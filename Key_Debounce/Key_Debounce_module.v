==> flow/design.v <==
module Debounce_module (
	in_up,
	in_down,
	clk,
	rst_n,
	out_up,
	out_down,
);
input			clk,rst_n;
input			in_up,in_down;
output		out_up,out_down;
reg					rst_in;
reg	[20:0]		count;
always @ (posedge clk)
begin
	rst_in <= (!in_up)&(!in_down)&rst_n;
	if(!rst_in)
		count <= 21'd0;
	else if(count[20])
		count <= count;
	else
		count <= count + 1;
end
assign out_up = (count[20])?in_up:1'b0;
assign out_down = (count[20])?in_down:1'b0;
endmodule
module Key_Debounce_module (
    in_key,
    clk,
    rst_n,
    out_unit_pulse_key_down,
    out_unit_pulse_key_up,
);
input			clk,rst_n;
input			in_key;
output		out_unit_pulse_key_up;
output 		out_unit_pulse_key_down;
wire U_Key_Unit_Pulse_OUT_out_unit_pulse_key_up;
wire U_Key_Unit_Pulse_OUT_out_unit_pulse_key_down;
Key_Unit_Pulse U_Key_Unit_Pulse(
    .in_key(in_key),
    .clk(clk),
    .rst_n(rst_n),
    .out_unit_pulse_key_up(U_Key_Unit_Pulse_OUT_out_unit_pulse_key_up),
    .out_unit_pulse_key_down(U_Key_Unit_Pulse_OUT_out_unit_pulse_key_down),
);
Debounce_module U_Debounce_module(
	.in_up(U_Key_Unit_Pulse_OUT_out_unit_pulse_key_up),
	.in_down(U_Key_Unit_Pulse_OUT_out_unit_pulse_key_down),
	.clk(clk),
	.rst_n(rst_n),
	.out_up(out_unit_pulse_key_up),
	.out_down(out_unit_pulse_key_down),
);
endmodule
module Key_Unit_Pulse (
    in_key,
    clk,
    rst_n,
    out_unit_pulse_key_up,
    out_unit_pulse_key_down,
);
input			clk,rst_n;
input			in_key;
output		out_unit_pulse_key_up;
output 		out_unit_pulse_key_down;
reg key_1,key_2,key_3;
always @ (posedge clk or negedge rst_n)
begin
	if(!rst_n)
	begin
		key_1 <= 1'b1;
		key_2 <= 1'b1;
		key_2 <= 1'b1;
	end
	else
	begin
		key_1 <= in_key;
		key_2 <= key_1;
		key_3 <= key_2;
	end
end
assign out_unit_pulse_key_down = (~key_3)&(key_2);
assign out_unit_pulse_key_up = (key_3)&(~key_2);
endmodule
## Tool chain data of Key_Debounce_module

What the tools print for Key_Debounce_module, step after step.
Line numbers count from 1 in the design file above.
Operators: Yosys type, input widths -> output width; for muxes data width and select width s.
Cell names lack the library's common part.
A cell with n/a has no value.

- Top module: Key_Debounce_module
- Clock port: clk
- Standard-cell library: sky130hd
- Corner: tt_025C_1v80

## Word-level counts

Source: Yosys, flattened and elaborated, memories not mapped. Widths are those after wreduce. Registers that Yosys merges into a memory's read port (data or address) are not register bits. Print and check cells do not count. Equal cells are merged and count once.

- Flip-flop bits (word level): 25
- Bits in latches: 0
- Memory bits (writable): 0
- Memory bits (read-only): 0
- Word width x clocked read ports: 0
- Memories: 0
- Input port bits: 3
- Elaborated cells: 18

- Add/subtract/negate cells: 1
- Multiply operators: 0
- Divide/modulo/power cells: 0
- $lt $le $gt $ge: 0
- Eq/ne operators: 0
- Shifts and indexed selects: 0
- Multiplexer cells: 3
- Bitwise logic cells: 6
- Reduce/logical cells: 2

Operator list:

| kind | count |
|---|---|
| $add 21x1->21 const B | 1 |
| $mux 21 | 1 |
| $and 1x1->1 | 4 |
| $not 1->1 | 2 |
| $logic_not 1->1 | 2 |
| $mux 1 | 2 |

## Depth

Longest topological path by Yosys (ltp), each cell counted once; first at word level (registers and memories cut), then after technology mapping (sequential cells cut; the memories' decode and read muxes count).

- Depth in word-level cells: 5
- ABC_AREA: 0
- Gate-level depth with buffers: 5
- Depth with buffers taken out: 5

## Synthesis result

The flow's flattened synthesis, as Yosys stat reports it; memories are mapped. The netlist is that of the ABC_AREA named above (0 if unset); the other value can give another one.

Cells by type:

| type | count |
|---|---|
| dfxtp_1 | 22 |
| xor2_1 | 7 |
| dfstp_2 | 2 |
| or3_1 | 8 |
| nor2_1 | 12 |
| a21oi_1 | 8 |
| ha_1 | 3 |
| o21ai_0 | 7 |
| xnor2_1 | 4 |
| edfxtp_1 | 1 |
| nand2_1 | 7 |
| and2_1 | 4 |
| nand3_1 | 5 |
| nand4_1 | 4 |
| nand4b_4 | 1 |
| inv_1 | 5 |
| nand4_2 | 1 |
| nor4_1 | 2 |

Not listed: further types 14, cells in them 16.

- Cell count: 119
- Chip area (Yosys): 0.0011098 mm^2
- Area of sequential cells: 0.000523 mm^2
- Flip-flops: 25

The figures by module come from a second, unflattened synthesis with its own total; it is not the netlist above.

- Cell total of the unflattened synthesis: 123
- Area total of the unflattened synthesis: 0.0011361 mm^2

Each row is one instance without its submodules.

Modules:

| module | times used | cells | area (mm^2) | seq. area (mm^2) |
|---|---|---|---|---|
| Debounce_module | 1 | 118 | 0.0010385 | 0.0004404 |
| Key_Unit_Pulse | 1 | 5 | 0.0000976 | 0.0000826 |
| Key_Debounce_module | 1 | 0 | 0 | 0 |

## Worst setup path after synthesis

Source: OpenSTA report_checks on the synthesized netlist (no wires, ideal clock, input and output delay 20% of the period each), path of least setup slack; recovery checks are left aside. Register names are those of the netlist, which keeps one name where synthesis merged equal registers.

- Kind: register -> register
- Start point: register U_Debounce_module.count[20]
- End point: register U_Debounce_module.count[19]
- Period: 3540 ps
- Library setup time: 70 ps
- Launch time at the first pin: 0 ps
- Arrival time: 1614 ps
- Slack: 1856 ps
- Delay of the path: 1684 ps
- Driving pins on the path: 6
- Buffers on the path: 1
- Synthesis period reached: 1684 ps

"delay of the path" = arrival - input delay + setup time.
"driving pins on the path": output pins that drive a net of the path, with the launching flip-flop's if there is one; two outputs of one cell count as two.
"synthesis period reached" = period - worst setup slack (recovery checks aside). The figure is calculated, with input and output delays left at 20% of the set period.
At most two assigning lines are given for a register; there are more.

- Path through: dfxtp_1 > buf_2 > nand4b_4 > or4_4 > or3_1 > a21oi_1

RTL lines, path after synthesis:

| what | line | source |
|---|---|---|
| start: declaration | 13 | `reg [20:0] count;` |
| start: assignment | 20 | `count <= count;` |
| start: assignment | 22 | `count <= count + 1;` |
| end: assignment | 20 |  |
| end: assignment | 22 |  |
| end: declaration | 13 |  |

Chain of elaborated cells between the ends: none given.

## Path in the finished layout

From the final timing report of stored run 1: the path of least setup slack in the routed layout; clock arrival at registers is part of the times.
The report prints the path's times to 10 ps; the period is as set.

- Kind: register -> output
- Start point: register U_Key_Unit_Pulse.key_2
- End point: output out_unit_pulse_key_down
- Period: 2210 ps
- Output delay: 440 ps
- Launch time at the first pin: 300 ps
- Arrival time: 1650 ps
- Slack: 120 ps
- Driving pins on the path: 4
- Buffers on the path: 1

Between the ends stands the longest chain of elaborated cells between them, by number of cells; it is not shown to be the way that was timed. Of several equally long chains one is given.
A line is the first line of the expression or statement that the cell stems from. Yosys adds cells for indexed reads and writes and turns some case tables into memories.
At most two assigning lines are given for a register; there are more.

- Path through: dfstp_2 > ha_1 > and2_1 > clkdlybuf4s50_1
- Length of the longest elaborated chain: 2
- Elaborated cells on any way between the ends: 2
- Those cells by class: 1 x mux; 1 x logic

RTL lines, path post-layout:

| what | line | source |
|---|---|---|
| start: declaration | 67 | `reg key_1,key_2,key_3;` |
| start: assignment | 73 | `key_2 <= 1'b1;` |
| start: assignment | 79 | `key_2 <= key_1;` |
| $and 1x1->1 | 83 | `assign out_unit_pulse_key_down = (~key_3)&(key_2);` |
| $mux 1 | 25 | `assign out_down = (count[20])?in_down:1'b0;` |
| end: declaration | 37 | `output out_unit_pulse_key_down;` |

# Flow runs of Key_Debounce_module

Measured data: module Key_Debounce_module, platform sky130hd, 2 stored runs of the flow under differing settings, order arbitrary. Input and output delays are each 20% of the period that was set; the output load is 0.01 pF.
"achieved clock period" is the run's clock period less its worst setup slack. It is reckoned from that one timing run; input and output delays stay at 20% of the period that was set.
"time used up by the worst setup path": the worst setup path's part of the clock period (all of it between registers, 20% less for each end at a port) less its slack. A launch clock that arrives late makes it longer, a capture clock that arrives late makes it shorter.
"overall power": no workload was simulated; the value follows from the tool's default switching activity.
"time used up by the worst setup path" is known to 10 ps.
Among the settings, n/a means not set for that run.

| setting or result | stored run 1 | stored run 2 |
|---|---|---|
| period_ns | 2.21 | 2.19 |
| CAP_MARGIN | 20 | 20 |
| CORE_MARGIN | 2 | 2 |
| CORE_UTILIZATION | 40 | 31 |
| SLEW_MARGIN | 20 | 20 |
| SETUP_SLACK_MARGIN | n/a | 0.25 |
| GPL_ROUTABILITY_DRIVEN | n/a | 0 |
| CTS_CLUSTER_SIZE | n/a | 37 |
| CTS_CLUSTER_DIAMETER | n/a | 344 |
| MIN_ROUTING_LAYER | n/a | met1 |
| MAX_ROUTING_LAYER | n/a | met4 |
| achieved clock period (ps) | 2087 | 1833 |
| utilization after layout | 0.449 | 0.36 |
| worst setup slack after layout (ps) | 123 | 357 |
| die outline area (mm^2) | 0.0032121 | 0.0040749 |
| time used up by the worst setup path (ps) | 1650 | 1830 |
| critical path type | register -> output | register -> register |
| netlist area reported by Yosys (mm^2) | 0.0011098 | 0.0011098 |
| overall power (mW) | 0.6948 | 0.6958 |
